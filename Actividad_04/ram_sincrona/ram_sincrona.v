==> flow/design.v <==
module ram_sincrona (direccion, dato_s, dato_e, EN, clk);
	input [7:0] direccion;
	output reg [7:0] dato_s;
	input [7:0] dato_e;
	input EN;
	input clk;
reg [7:0] RAM_S [0:10]; 
initial
	begin
		RAM_S [0] =8'd90;
		RAM_S [1] =8'd80;
		RAM_S [2] =8'd70;
		RAM_S [3] =8'd60;
		RAM_S [4] =8'd50;
		RAM_S [5] =8'd40;
		RAM_S [6] =8'd30;
		RAM_S [7] =8'd20;
		RAM_S [8] =8'd10;
		RAM_S [9] =8'd100;
		RAM_S [10] =8'd101;
	end 
always @(posedge clk)
begin
	if (EN) 
		begin
			RAM_S[direccion] = dato_e;
		end
	else
		begin
			dato_s = RAM_S[direccion];  
		end
end
endmodule
# Tool chain data of ram_sincrona
# What the tools print for ram_sincrona, step after step.
# Lines are those of the file above, counted from 1.
# Library cell names are shortened.
# The mark n/a stands for no value.
dict set report design {
  top {ram_sincrona}
  clock {clk}
  lib {sky130hd}
  pvt_corner {tt_025C_1v80}
}

# After elaboration
# Source: Yosys, flattened and elaborated. Widths are those after wreduce. Registers that Yosys merges into a memory's read port (data or address) are not register bits. Print and check cells do not count. Equal cells are merged and count once.
dict set report bits {
  reg_bits 96
  inputBits 18
  out_inout_bits 8
  elab_cells 35
}
dict set report op_classes {
  equal 10
  mux 1
  reduce_logical 12
}
# cell count
set op_table {}
lappend op_table {{8-bit case mux with 11-bit select} 1}
lappend op_table {{2-bit AND reduction} 11}
lappend op_table {{4-bit by 3-bit == test with 1-bit output with constant B} 4}
lappend op_table {{4-bit == test with constant B} 3}
lappend op_table {{4-bit by 2-bit == test with 1-bit output with constant B} 2}
lappend op_table {{4-bit by 1-bit == test with 1-bit output with constant B} 1}
lappend op_table {{4-bit zero test} 1}

# Longest topological paths
# Longest topological path by Yosys (ltp), each cell counted once; first at word level (registers and memories cut), then after technology mapping (sequential cells cut; the memories' decode and read muxes count).
dict set report depth {
  word_depth 2
  ABC_AREA 0
  depth_mapped 6
  depth_no_buf 4
}

# Mapped cells and area
# Source: synth_stat.txt of the flow (Yosys; design flattened, memories mapped). It holds for the ABC_AREA given above (unset counts as 0); a run with the other value may have another netlist.
# Totals and module areas in this step are rounded.
# type count type_area_um2
set by_type {}
lappend by_type {edfxtp_1 96 2.88E+03}
lappend by_type {buf_4 7 52.55}
lappend by_type {mux4_1 2 52.55}
lappend by_type {o221ai_1 6 52.55}
lappend by_type {a21oi_1 10 50.048}
lappend by_type {mux2i_1 5 50.048}
lappend by_type {mux4_2 2 45.043}
lappend by_type {nor2_1 12 45.043}
lappend by_type {a31oi_1 7 43.792}
lappend by_type {o32a_1 4 40.038}
lappend by_type {nand2_1 10 37.536}
lappend by_type {nor2b_1 6 37.536}
lappend by_type {o211ai_1 5 37.536}
lappend by_type {nand2b_1 5 31.28}
lappend by_type {a221oi_1 3 26.275}
lappend by_type {a2bb2oi_4 1 26.275}
lappend by_type {a32oi_1 3 26.275}
lappend by_type {o21ai_0 5 25.024}
# Not listed: further types 27, cells in them 51.
dict set report synth_totals {
  mapped_cells 240
  yosys_area_um2 3901
  flip_flops 96
}

# Path before layout
# OpenSTA on the mapped netlist: ideal clock, no wires. The path of least setup slack (recovery checks aside). Input and output delay are each 20% of the period. Register names are those of the netlist, which keeps one name where synthesis merged equal registers.
dict set report synth_path {
  path_kind {input to register}
  from {input direccion[3]}
  to {register RAM_S[0][0]}
  clock_period_ns 2.19
  setup_time_ns 0.383
  launch_ns 0.438
  arrival_time_ns 1.567
  required_time_ns 1.807
  slack_ns 0.240
  delay_ns 1.512
  stages 4
  synth_period_reached_ns 1.95
}
# "delay_ns" is the arrival time less input delay plus setup time.
# "stages": output pins that drive a net of the path, with the launching flip-flop's if there is one; two outputs of one cell count as two.
# "synth_period_reached_ns" is the clock period less the worst setup slack; recovery checks do not enter. This is arithmetic on one report: input and output delays are still those of the set period (20% each).
# Between the ends stands the longest chain of elaborated cells between them, by number of cells; it is not shown to be the way that was timed. Of several equally long chains one is given.
# Each line given opens the expression or statement behind the cell; cells for indexed reads and writes are added by Yosys, which also makes memories of some case tables.
dict set report synth_between {
  path_cell_list {buf_4 -> nor2_2 -> nand2_1 -> nor3_1}
  elab_chain_cells 2
  cone_cells 2
}
# item line_no
set synth_lines {}
lappend synth_lines {{from (decl)} 2} ;# input [7:0] direccion;
lappend synth_lines {{4-bit zero test} 26} ;# RAM_S[direccion] = dato_e;
lappend synth_lines {{2-bit AND reduction} n/a}
lappend synth_lines {{to (assign)} 26}
lappend synth_lines {{to (decl)} 7} ;# reg [7:0] RAM_S [0:10];

# Timing after layout
# Path of least setup slack in the final report of run A (OpenROAD, finished layout, wires in). Where an end is a register, its clock arrival counts in the times.
dict set report layout_path {
  path_kind {input to register}
  from {input direccion[3]}
  to {register dato_s[4]}
  clock_period_ns 3.25
  setup_time_ns 0.25
  launch_ns 0.65
  arrival_time_ns 2.54
  required_time_ns 3.34
  slack_ns 0.79
  stages 6
}
# Between the ends stands the longest chain of elaborated cells between them, by number of cells; it is not shown to be the way that was timed. Of several equally long chains one is given.
dict set report layout_between {
  path_cell_list {clkdlybuf4s50_1 -> buf_4 -> nand2b_1 -> o211ai_1 -> a21oi_1 -> o32a_1}
  elab_chain_cells 2
  cone_cells 12
}
# item line_no
set layout_lines {}
lappend layout_lines {{from (decl)} 2} ;# input [7:0] direccion;
lappend layout_lines {{4-bit == test} 30} ;# dato_s = RAM_S[direccion];
lappend layout_lines {{8-bit case mux with 11-bit select} 30}
lappend layout_lines {{to (assign)} 30}
lappend layout_lines {{to (decl)} 3} ;# output reg [7:0] dato_s;

# Record of 2 stored runs of the RTL-to-layout flow on ram_sincrona, platform sky130hd. The runs are unordered. Constraints: input delay and output delay 20% of the set period each, output load 0.01 pF.
# "critical_path_time_ns": the worst setup path's part of the clock period (all of it between registers, 20% less for each end at a port) less its slack. A launch clock that arrives late makes it longer, a capture clock that arrives late makes it shorter.
# "fin_power_mw" rests on the timing tool's default activity at the inputs, not on a simulated workload.
# The results are shown rounded.
run="run A" settings period_ns=3.25 CORE_UTILIZATION=29 SETUP_SLACK_MARGIN=-0.1 CAP_MARGIN=20 MAX_ROUTING_LAYER="met5" CORE_MARGIN=2 SLEW_MARGIN=20
run="run A" results final_stdcell_area_um2=4748 fin_power_mw=2.599 timing.hold.ws_ns=0.560 design_die_area_um2=14400 setupTns_ns=0.000 synthesis_area_um2=3901 critical_path_time_ns=1.81 timing.worst_path_kind="input to register" worst_setup_slack_ns=0.794
run="run B" settings period_ns=2.15 SETUP_SLACK_MARGIN=0.03 CAP_MARGIN=20 CORE_MARGIN=2 CORE_UTILIZATION=40 SLEW_MARGIN=20
run="run B" results final_stdcell_area_um2=4811 fin_power_mw=3.553 timing.hold.ws_ns=0.553 design_die_area_um2=10560 setupTns_ns=0.000 synthesis_area_um2=3901 critical_path_time_ns=1.55 timing.worst_path_kind="input to register" worst_setup_slack_ns=0.175
